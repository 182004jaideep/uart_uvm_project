==> flow/design.v <==
interface uart_if #(
    parameter int DATA_WIDTH = 8
) (
    input logic clk,
    input logic rst_n
);
    logic tx;
    logic rx;
    logic [DATA_WIDTH-1:0] tx_data;
    logic                  tx_wr_en;
    logic                  tx_full;
    logic                  tx_empty;
    logic [DATA_WIDTH-1:0] rx_data;
    logic                  rx_rd_en;
    logic                  rx_full;
    logic                  rx_empty;
    logic tx_busy;
    logic rx_busy;
    logic tx_error;
    logic rx_error;
    logic frame_error;
    logic parity_error;
    logic tx_underrun;
    logic rx_overrun;
    logic abort_tx;
    logic rx_abort;
    modport DUT (
        input  clk,
        input  rst_n,
        input  tx_data,
        input  tx_wr_en,
        input  rx_rd_en,
        input  abort_tx,
        input  rx_abort,
        input  rx,
        output tx,
        output tx_full,
        output tx_empty,
        output rx_data,
        output rx_full,
        output rx_empty,
        output tx_busy,
        output rx_busy,
        output tx_error,
        output rx_error,
        output frame_error,
        output parity_error,
        output tx_underrun,
        output rx_overrun
    );
    modport TB (
        input  clk,
        input  rst_n,
        output tx_data,
        output tx_wr_en,
        output rx_rd_en,
        output abort_tx,
        output rx_abort,
        output rx,
        input  tx,
        input  tx_full,
        input  tx_empty,
        input  rx_data,
        input  rx_full,
        input  rx_empty,
        input  tx_busy,
        input  rx_busy,
        input  tx_error,
        input  rx_error,
        input  frame_error,
        input  parity_error,
        input  tx_underrun,
        input  rx_overrun
    );
endinterface
module baud_gen #(
    parameter int BAUD_RATE = 115200,  
    parameter int CLK_FREQ = 50000000  
)(
    input logic clk,     
    input logic rst_n,   
    output logic tick    
);
    localparam DIVISOR = CLK_FREQ / BAUD_RATE;
    logic [$clog2(DIVISOR)-1:0] counter;
    always_ff @(posedge clk or negedge rst_n) begin
        if (!rst_n) begin
            counter <= 0;
            tick <= 0;
        end else begin
            if (counter == DIVISOR - 1) begin
                tick <= 1;              
                counter <= 0;           
            end else begin
                tick <= 0;              
                counter <= counter + 1;  
            end
        end
    end
endmodule         
module uart_fifo #(
    parameter int DEPTH = 16,
    parameter int WIDTH = 8
)(
    input logic clk,     
    input logic rst_n,   
    input logic wr_en,   
    input logic [WIDTH-1:0] wr_data,  
    input logic rd_en,   
    output logic [WIDTH-1:0] rd_data,  
    output logic full,   
    output logic empty   
);
    logic [WIDTH-1:0] mem [DEPTH-1:0];
    logic [$clog2(DEPTH)-1:0] wr_ptr, rd_ptr;  
    logic [$clog2(DEPTH):0] count;  
    assign rd_data = mem[rd_ptr];  
    assign full = (count == DEPTH);  
    assign empty = (count == 0);  
    always_ff @(posedge clk or negedge rst_n) begin
        if (!rst_n) begin
            wr_ptr <= 0;
            rd_ptr <= 0;
            count <= 0;
        end else begin
            case ({wr_en & ~full, rd_en & ~empty})
                2'b00: begin  
                end
                2'b01: begin  
                    rd_ptr <= rd_ptr + 1;
                    count <= count - 1;
                end
                2'b10: begin  
                    mem[wr_ptr] <= wr_data;
                    wr_ptr <= wr_ptr + 1;
                    count <= count + 1;
                end
                2'b11: begin  
                    mem[wr_ptr] <= wr_data;
                    wr_ptr <= wr_ptr + 1;
                    rd_ptr <= rd_ptr + 1;
                end
            endcase
        end
    end
endmodule
module uart_rx #(
    parameter int DATA_WIDTH = 8,
    parameter int STOP_BITS  = 1,        
    parameter int PARITY_EN  = 0,        
    parameter int PARITY_ODD = 0         
)(
    input  logic clk,
    input  logic rst_n,
    input  logic baud_tick,
    input  logic rx,
    input  logic rx_abort,
    input  logic fifo_full,
    output logic [DATA_WIDTH-1:0] data_out,
    output logic data_valid,
    output logic rx_busy,
    output logic rx_error,
    output logic frame_error,
    output logic parity_error,
    output logic rx_overrun
);
    typedef enum logic [2:0] {
        IDLE,
        START,
        DATA,
        PARITY,
        STOP,
        DONE,
        ERROR
    } rx_state_t;
    rx_state_t state, next_state;
    logic [DATA_WIDTH-1:0] shift_reg;     
    logic [3:0] bit_count;                
    logic [1:0] stop_count;               
    logic parity_bit;                     
    logic rx_sync;                        
    logic error_entry;                    
    always_ff @(posedge clk or negedge rst_n) begin
        if (!rst_n) begin
            state <= IDLE;
        end else begin
            state <= next_state;
        end
    end
    always_comb begin 
        next_state = state;
        case(state)
            IDLE: begin 
                if (rx_abort) 
                    next_state = ERROR;
                else if (rx == 1'b0) 
                    next_state = START;  
            end
            START: begin 
                if (rx_abort) 
                    next_state = ERROR;
                else if (baud_tick) begin
                    if (rx == 1'b0) 
                        next_state = DATA;  
                    else 
                        next_state = ERROR;  
                end
            end
            DATA: begin
                if (rx_abort) 
                    next_state = ERROR;
                else if (baud_tick) begin
                    if (bit_count == DATA_WIDTH - 1) 
                        next_state = (PARITY_EN) ? PARITY : STOP;  
                end 
            end
            PARITY: begin
                if (rx_abort) 
                    next_state = ERROR;
                else if (baud_tick) 
                    next_state = STOP;  
            end
            STOP: begin
                if (rx_abort) 
                    next_state = ERROR;
                else if (baud_tick) begin
                    if (rx == 1'b1) begin
                        if (stop_count == STOP_BITS - 1) 
                            next_state = DONE;  
                    end else 
                        next_state = ERROR;  
                end
            end
            DONE: begin
                if (fifo_full) 
                    next_state = ERROR;  
                else 
                    next_state = IDLE;  
            end
            ERROR: begin
                next_state = IDLE;  
            end
            default: next_state = IDLE;  
        endcase
    end
    always_ff @(posedge clk or negedge rst_n) begin
        if (!rst_n) begin
            shift_reg <= '0;
            bit_count <= '0;
            stop_count <= '0;
            parity_bit <= 1'b0;
            rx_sync <= 1'b1;
            data_out <= '0;
            data_valid <= 1'b0;
            rx_error <= 1'b0;
            frame_error <= 1'b0;
            parity_error <= 1'b0;
            rx_overrun <= 1'b0;
            error_entry <= 1'b0;
        end else begin 
            data_valid <= 1'b0;
            rx_error <= 1'b0;
            frame_error <= 1'b0;
            parity_error <= 1'b0;
            rx_overrun <= 1'b0;
            error_entry <= (state != ERROR) && (next_state == ERROR);
            rx_sync <= rx;  
            case (state)
                START: begin
                    if (baud_tick) begin
                        bit_count <= 0;
                        stop_count <= 0;
                        if (rx_sync != 1'b0)
                            frame_error <= 1'b1;
                    end
                end
                DATA: begin
                    if (baud_tick) begin
                        shift_reg <= {rx_sync, shift_reg[DATA_WIDTH-1:1]};
                        bit_count <= bit_count + 1;
                        if (bit_count == DATA_WIDTH - 1) begin
                            parity_bit <= PARITY_ODD ? ~^{rx_sync, shift_reg[DATA_WIDTH-1:1]} : ^{rx_sync, shift_reg[DATA_WIDTH-1:1]};
                        end
                    end
                end
                PARITY: begin
                    if (baud_tick) begin
                        if (rx_sync != parity_bit)
                            parity_error <= 1'b1;
                    end
                end
                STOP: begin
                    if (baud_tick) begin
                        if (rx_sync != 1'b1)
                            frame_error <= 1'b1;
                        stop_count <= stop_count + 1;
                    end
                end
                DONE: begin
                    if (!fifo_full) begin
                        data_out <= shift_reg;
                        data_valid <= 1'b1;
                    end else begin
                        rx_overrun <= 1'b1;
                    end
                end
                ERROR: begin
                    if (error_entry)
                        rx_error <= 1'b1;
                end
                default: begin
                    if (state == IDLE) begin
                        bit_count <= '0;
                        stop_count <= '0;
                    end
                end
            endcase
        end
    end
    assign rx_busy = (state != IDLE && state != ERROR);
endmodule
module uart_top #(
    parameter int DATA_WIDTH = 8,
    parameter int STOP_BITS  = 1,
    parameter bit PARITY_EN  = 0,
    parameter bit PARITY_ODD = 0,
    parameter int BAUD_RATE  = 115200,
    parameter int CLK_FREQ   = 50000000,
    parameter int FIFO_DEPTH = 16
)(
    input  logic clk,
    input  logic rst_n,
    input  logic rx,
    output logic tx,
    input  logic [DATA_WIDTH-1:0] tx_data,
    input  logic tx_wr_en,
    output logic tx_full,
    output logic tx_empty,
    output logic [DATA_WIDTH-1:0] rx_data,
    input  logic rx_rd_en,
    output logic rx_full,
    output logic rx_empty,
    output logic tx_busy,
    output logic rx_busy,
    output logic tx_error,
    output logic rx_error,
    output logic frame_error,
    output logic parity_error,
    output logic tx_underrun,
    output logic rx_overrun,
    input  logic abort_tx,
    input  logic rx_abort
);
    logic baud_tick;
    logic tx_fifo_rd_en;
    logic tx_fifo_empty;
    logic [DATA_WIDTH-1:0] tx_fifo_data;
    logic rx_fifo_wr_en;
    logic rx_fifo_full;
    logic [DATA_WIDTH-1:0] rx_fifo_data;
    logic rx_data_valid;
    baud_gen #(
        .BAUD_RATE(BAUD_RATE),
        .CLK_FREQ(CLK_FREQ)
    ) baud_gen_inst (
        .clk(clk),
        .rst_n(rst_n),
        .tick(baud_tick)
    );
    uart_fifo #(
        .DEPTH(FIFO_DEPTH),
        .WIDTH(DATA_WIDTH)
    ) tx_fifo_inst (
        .clk(clk),
        .rst_n(rst_n),
        .wr_en(tx_wr_en),
        .wr_data(tx_data),
        .rd_en(tx_fifo_rd_en),
        .rd_data(tx_fifo_data),
        .full(tx_full),
        .empty(tx_fifo_empty)
    );
    uart_fifo #(
        .DEPTH(FIFO_DEPTH),
        .WIDTH(DATA_WIDTH)
    ) rx_fifo_inst (
        .clk(clk),
        .rst_n(rst_n),
        .wr_en(rx_fifo_wr_en),
        .wr_data(rx_fifo_data),
        .rd_en(rx_rd_en),
        .rd_data(rx_data),
        .full(rx_fifo_full),
        .empty(rx_empty)
    );
    uart_tx #(
        .DATA_WIDTH(DATA_WIDTH),
        .STOP_BITS(STOP_BITS),
        .PARITY_EN(PARITY_EN),
        .PARITY_ODD(PARITY_ODD)
    ) uart_tx_inst (
        .clk(clk),
        .rst_n(rst_n),
        .baud_tick(baud_tick),
        .data_in(tx_fifo_data),
        .data_valid(~tx_fifo_empty),
        .fifo_empty(tx_fifo_empty),
        .abort_tx(abort_tx),
        .data_read(tx_fifo_rd_en),
        .tx(tx),
        .tx_busy(tx_busy),
        .tx_underrun(tx_underrun),
        .tx_error(tx_error)
    );
    uart_rx #(
        .DATA_WIDTH(DATA_WIDTH),
        .STOP_BITS(STOP_BITS),
        .PARITY_EN(PARITY_EN),
        .PARITY_ODD(PARITY_ODD)
    ) uart_rx_inst (
        .clk(clk),
        .rst_n(rst_n),
        .baud_tick(baud_tick),
        .rx(rx),
        .rx_abort(rx_abort),
        .fifo_full(rx_fifo_full),
        .data_out(rx_fifo_data),
        .data_valid(rx_data_valid),
        .rx_busy(rx_busy),
        .rx_error(rx_error),
        .frame_error(frame_error),
        .parity_error(parity_error),
        .rx_overrun(rx_overrun)
    );
    assign rx_fifo_wr_en = rx_data_valid;
    assign tx_empty = tx_fifo_empty;
    assign rx_full = rx_fifo_full;
endmodule
module uart_tx #(
    parameter int DATA_WIDTH = 8,        
    parameter int STOP_BITS  = 1,        
    parameter bit PARITY_EN  = 0,        
    parameter bit PARITY_ODD = 0         
)(
    input  logic clk,
    input  logic rst_n,
    input  logic baud_tick,                       
    input  logic [DATA_WIDTH-1:0] data_in,        
    input  logic data_valid,                      
    input  logic fifo_empty,                      
    input  logic abort_tx,                        
    output logic data_read,                       
    output logic tx,                              
    output logic tx_busy,                         
    output logic tx_underrun,                     
    output logic tx_error                         
);
    typedef enum logic [2:0] {
        IDLE,
        START,
        DATA,
        PARITY,
        STOP,
        ERROR
    } tx_state_t;
    tx_state_t state, next_state;
    logic [DATA_WIDTH-1:0] shift_reg;
    logic [3:0] bit_count;
    logic [1:0] stop_count;
    logic parity_bit;
    logic error_entry;
    always_comb begin
        next_state = state;
        case (state)
            IDLE: begin
                if (abort_tx)
                    next_state = ERROR;
                else if (data_valid)
                    next_state = START;
            end
            START: begin
                if (abort_tx)
                    next_state = ERROR;
                else if (baud_tick)
                    next_state = DATA;
            end
            DATA: begin
                if (abort_tx)
                    next_state = ERROR;
                else if (fifo_empty && bit_count < DATA_WIDTH-1)
                    next_state = ERROR;
                else if (baud_tick && bit_count == DATA_WIDTH-1)
                    next_state = (PARITY_EN) ? PARITY : STOP;
            end
            PARITY: begin
                if (abort_tx)
                    next_state = ERROR;
                else if (baud_tick)
                    next_state = STOP;
            end
            STOP: begin
                if (abort_tx)
                    next_state = ERROR;
                else if (baud_tick && stop_count == STOP_BITS - 1)
                    next_state = IDLE;
            end
            ERROR: begin
                if (!abort_tx)
                    next_state = IDLE;
            end
            default: next_state = IDLE;
        endcase
    end
    always_ff @(posedge clk or negedge rst_n) begin
        if (!rst_n)
            state <= IDLE;
        else
            state <= next_state;
    end
    always_ff @(posedge clk or negedge rst_n) begin
        if (!rst_n) begin
            shift_reg     <= '0;
            bit_count     <= 0;
            stop_count    <= 0;
            parity_bit    <= 0;
            data_read     <= 0;
            tx_underrun   <= 0;
            tx_error      <= 0;
            error_entry   <= 0;
        end else begin
            data_read   <= 0;
            tx_underrun <= 0;
            tx_error    <= 0;
            error_entry <= (state != ERROR && next_state == ERROR);
            if (state == IDLE && next_state == START) begin
                shift_reg   <= data_in;
                bit_count   <= 0;
                stop_count  <= 0;
                parity_bit  <= PARITY_ODD ? ~^data_in : ^data_in;
                data_read   <= 1;
            end
            if (state == DATA && baud_tick) begin
                shift_reg <= shift_reg >> 1;
                bit_count <= bit_count + 1;
            end
            if (state == STOP && baud_tick)
                stop_count <= stop_count + 1;
            if (error_entry) begin
                tx_error <= 1;
                if (state == DATA && fifo_empty)
                    tx_underrun <= 1;
            end
            if (state == DATA && next_state != DATA)
                bit_count <= 0;
            if (state == STOP && next_state != STOP)
                stop_count <= 0;
        end
    end
    always_comb begin
        tx = 1'b1;   
        tx_busy = (state != IDLE && state != ERROR);
        unique case (state)
            START:   tx = 1'b0;
            DATA:    tx = shift_reg[0];
            PARITY:  tx = parity_bit;
            STOP:    tx = 1'b1;
            ERROR:   tx = 1'b1;
            default: tx = 1'b1;
        endcase
    end
endmodule
# Tool chain data of uart_top
# Tool output for the design above, in the order of the flow.
# Line numbers count from 1 in the design file above.
# Cell names lack the library's common part.
# A cell with n/a has no value.
# inputs
top_module	uart_top
clock_port	clk
cell_library	sky130hd
lib_corner	tt_025C_1v80

# Elaborated design
# Yosys after proc, flatten, opt, wreduce and memory -nomap, before mapping. Print and check cells are not counted.
# bits
out_inout_bits	21
in_bits	15
reg_bits	347
wordCells	424
# op_classes
logic	10
cmp	1
n_eq	125
n_reduce_logical	79
mux	134
n_addsub	13
# ops
operator	n
8-bit 2-to-1 mux	66
8-bit parallel mux with 16-bit select	2
4-bit equality test (second input constant)	32
3-bit AND reduction	33
3-bit 2-to-1 mux	27
4-bit by 3-bit equality test with 1-bit output (second input constant)	18
2-bit by 1-bit inequality test with 1-bit output (second input constant)	32
3-bit parallel mux with 6-bit select	2
4-bit by 2-bit equality test with 1-bit output (second input constant)	8
4-bit by 1-bit adder with 4-bit output (second input constant)	6
4-bit 2-to-1 mux	6
3-bit equality test (second input constant)	7
5-bit parallel mux with 2-bit select	2
3-bit nonzero test	6
1-bit 2-to-1 mux	18
4-bit by 1-bit equality test with 1-bit output (second input constant)	4
4-bit zero test	4
8-bit parity	2
1-bit logical AND	13
3-bit by 2-bit equality test with 1-bit output (second input constant)	4
4-bit parallel mux with 3-bit select	1
2-bit 2-to-1 mux	6
2-bit nonzero test	5
5-bit by 1-bit adder with 5-bit output (second input constant)	2
5-bit by 1-bit subtractor with 5-bit output (second input constant)	2
5-bit equality test (second input constant)	2
5-bit zero test	2
3-bit by 1-bit equality test with 1-bit output (second input constant)	3
# Other operator kinds: 22; their cells: 47.

# Logic depth
# Yosys ltp: most cells in a row. Word level: on the elaborated netlist, between registers, memories and ports. Mapped: between sequential cells and ports; inverters and the memories' decode and read muxes count.
# depth
ltp_word	11
abc_area	1
ltp_mapped	19
depth_no_buf	18

# Synthesis result
# Yosys stat after the flow's synthesis: flattened, memories mapped to cells. It holds for the ABC_AREA given above (unset counts as 0); a run with the other value may have another netlist.
# synth_totals
synth_area_um2	15175.8
seqArea_um2	9965.8
stdcells	1406
buffers	29
ffs	347
# types
type	n	area_total_um2
edfxtp_1	256	7.69E+03
dfrtp_1	90	2252.16
nand2_1	356	1.34E+03
nor2_1	156	585.562
inv_1	139	521.75
nand3_1	101	505.485
nand4_1	63	394.128
ha_1	31	387.872
o21ai_0	35	175.168
xor2_1	20	175.168
a21oi_1	17	85.082
buf_2	15	75.072
nor2_2	12	75.072
a221oi_1	8	70.067
xnor2_1	8	70.067
nor2_4	6	67.565
nand3_2	6	60.058
buf_6	5	56.304
# Not listed: further types 32, cells in them 82.

# Worst setup path after synthesis
# Path of least setup slack by OpenSTA after synthesis, without wires, with an ideal clock, recovery checks aside; 20% of the period is set as input and as output delay. Where synthesis merged equal registers, the netlist keeps one of their names.
# synth_path
path_kind	flip-flop to flip-flop
from	register rx_fifo_inst.count[0]
to	register rx_fifo_inst.count[4]
t_first_pin_ns	0.000
required_ns	4.025
arrival_ns	2.487
period_ns	4.15
delay_ns	2.612
setup_time_ns	0.125
path_buffers	0
path_slack_ns	1.538
path_stages	16
period_less_setup_slack_ns	2.612
# "delay_ns" = arrival - input delay + setup time.
# "path_stages": output pins that drive a net of the path, with the launching flip-flop's if there is one; two outputs of one cell count as two.
# "period_less_setup_slack_ns" = period - worst setup slack (recovery checks aside). The figure is calculated, with input and output delays left at 20% of the set period.
# Between the ends stands the longest chain of elaborated cells between them, by number of cells; it is not shown to be the way that was timed. Of several equally long chains one is given.
# A line is the first line of the expression or statement that the cell stems from. Yosys adds cells for indexed reads and writes and turns some case tables into memories.
# A register here has more assigning lines than the two given.
# synth_between
path_cell_list	dfrtp_1 > nor4_1 > inv_1 > nor2_1 > inv_1 > nand2_1 > inv_1 > ha_1 > inv_1 > ha_1 > a21o_1 > a31oi_1 > nand2_1 > nand2_1 > nor2_1 > xor2_1
elab_chain_cells	5
cells_between	12
lines_between	5
cone_classes	add/sub: 2; eq/ne: 3; mux: 1; logic: 4; reduce/logical: 2
# synth_rtl
element	line	text
start: declaration	116	logic [$clog2(DEPTH):0] count;
start: assignment	131	count <= count - 1;
start: assignment	136	count <= count + 1;
5-bit equality test	118	assign full = (count == DEPTH);
1-bit inverter	126	case ({wr_en & ~full, rd_en & ~empty})
1-bit AND	126
2-bit equality test	126
5-bit parallel mux with 2-bit select	126
end: assignment	131
end: assignment	136
end: declaration	116
# Nets of the timed path that keep an RTL name, with a line that drives or declares them; the list need not be complete.
# synth_nets
net	line
rx_full	118

# Worst path after layout
# From the final timing report of run 1: the path of least setup slack in the routed layout; clock arrival at registers is part of the times.
# layout_path
path_kind	flip-flop to output port
from	register rx_fifo_inst.rd_ptr[0]
to	output port rx_data[2]
path_slack_ns	1.70
out_delay_ns	1.20
path_stages	10
arrival_ns	3.10
period_ns	6.0
t_first_pin_ns	0.55
required_ns	4.80
path_buffers	1
# Between the ends stands the longest chain of elaborated cells between them, by number of cells; it is not shown to be the way that was timed. Of several equally long chains one is given.
# A register here has more assigning lines than the two given.
# layout_between
path_cell_list	dfrtp_1 > inv_1 > ha_1 > inv_1 > nor2_1 > nand2_1 > nand4_1 > a2111oi_0 > nand3_1 > clkdlybuf4s50_1
elab_chain_cells	2
cells_between	17
lines_between	1
cone_classes	eq/ne: 15; mux: 1; reduce/logical: 1
# layout_rtl
element	line	text
start: declaration	115	logic [$clog2(DEPTH)-1:0] wr_ptr, rd_ptr;
start: assignment	130	rd_ptr <= rd_ptr + 1;
start: assignment	141	rd_ptr <= rd_ptr + 1;
4-bit equality test	117	assign rd_data = mem[rd_ptr];
8-bit parallel mux with 16-bit select	117
end: declaration	339	output logic [DATA_WIDTH-1:0] rx_data,

Hand-over note for uart_top

2 stored runs of uart_top in the flow (synthesis by Yosys, layout by OpenROAD, sky130hd cells), in arbitrary order. Constraints: input delay and output delay 20% of the set period each, output load 0.01 pF.
"worstPathTime_ns" = time allowed to the worst setup path (clock period - input delay - output delay, where it has them) - its slack; a late launch clock adds to it, a late capture clock takes from it.
"total_power_uw": no workload was simulated; the value follows from the tool's default switching activity.

Run 1, flow files:
==> flow/run.sh <==
#!/bin/bash
# the make line also repeats the synthesis and layout settings of config.mk as NAME=value (left out here)
make -C /OpenROAD-flow-scripts/flow DESIGN_CONFIG=/design/flow/config.mk WORK_HOME=/design/flow/orfs CLKGATE_MAP_FILE= finish
==> flow/config.mk <==
export PLATFORM = sky130hd
export DESIGN_NAME = uart_top
export DESIGN_NICKNAME = uart_top
export VERILOG_FILES = /design/flow/design.v
export SDC_FILE = /design/flow/constraint.sdc
export NUM_CORES = 4
export LEC_CHECK = 0
export ABC_AREA = 1
export CAP_MARGIN = 20
export CORE_ASPECT_RATIO = 1.88
export CORE_MARGIN = 2
export CORE_UTILIZATION = 17
export MIN_ROUTING_LAYER = met1
export SETUP_SLACK_MARGIN = -0.18
export SLEW_MARGIN = 20
==> flow/constraint.sdc <==
create_clock -name core_clock -period 6.0 [get_ports {clk}]
set_input_delay 1.2000 -clock core_clock [delete_from_list [all_inputs] [get_ports {clk}]]
set_output_delay 1.2000 -clock core_clock [all_outputs]
set_load 0.01 [all_outputs]

==> results of run 1, as CSV <==
result,value
fin_hold_ws_ns,0.483
die_um2,91794.3
total_power_uw,7517
worst_setup_slack_ns,1.695
synth_chip_area_um2,15175.8
worstPathTime_ns,3.10
worst_path_kind,"flip-flop to output port"
setup_tns_ns,0.000
cell_area_final_um2,18057.3

Run 2, flow files:
==> flow/run.sh <==
#!/bin/bash
# the make line also repeats the synthesis and layout settings of config.mk as NAME=value (left out here)
make -C /OpenROAD-flow-scripts/flow DESIGN_CONFIG=/design/flow/config.mk WORK_HOME=/design/flow/orfs CLKGATE_MAP_FILE= finish
==> flow/config.mk <==
export PLATFORM = sky130hd
export DESIGN_NAME = uart_top
export DESIGN_NICKNAME = uart_top
export VERILOG_FILES = /design/flow/design.v
export SDC_FILE = /design/flow/constraint.sdc
export NUM_CORES = 4
export LEC_CHECK = 0
export ABC_AREA = 0
export CAP_MARGIN = 20
export CORE_MARGIN = 10
export CORE_UTILIZATION = 39
export GPL_ROUTABILITY_DRIVEN = 1
export HOLD_SLACK_MARGIN = 0.28
export MAX_ROUTING_LAYER = met5
export PLACE_DENSITY_LB_ADDON = 0.16
export SLEW_MARGIN = 35
export TNS_END_PERCENT = 5
==> flow/constraint.sdc <==
create_clock -name core_clock -period 4.59 [get_ports {clk}]
set_input_delay 0.9180 -clock core_clock [delete_from_list [all_inputs] [get_ports {clk}]]
set_output_delay 0.9180 -clock core_clock [all_outputs]
set_load 0.01 [all_outputs]

==> results of run 2, as CSV <==
result,value
cell_area_final_um2,16739.8
worst_setup_slack_ns,0.530
worstPathTime_ns,3.14
worst_path_kind,"flip-flop to output port"
fin_hold_ws_ns,0.382
total_power_uw,9600
die_um2,45405.2
setup_tns_ns,0.000
synth_chip_area_um2,14540.2

End of note.
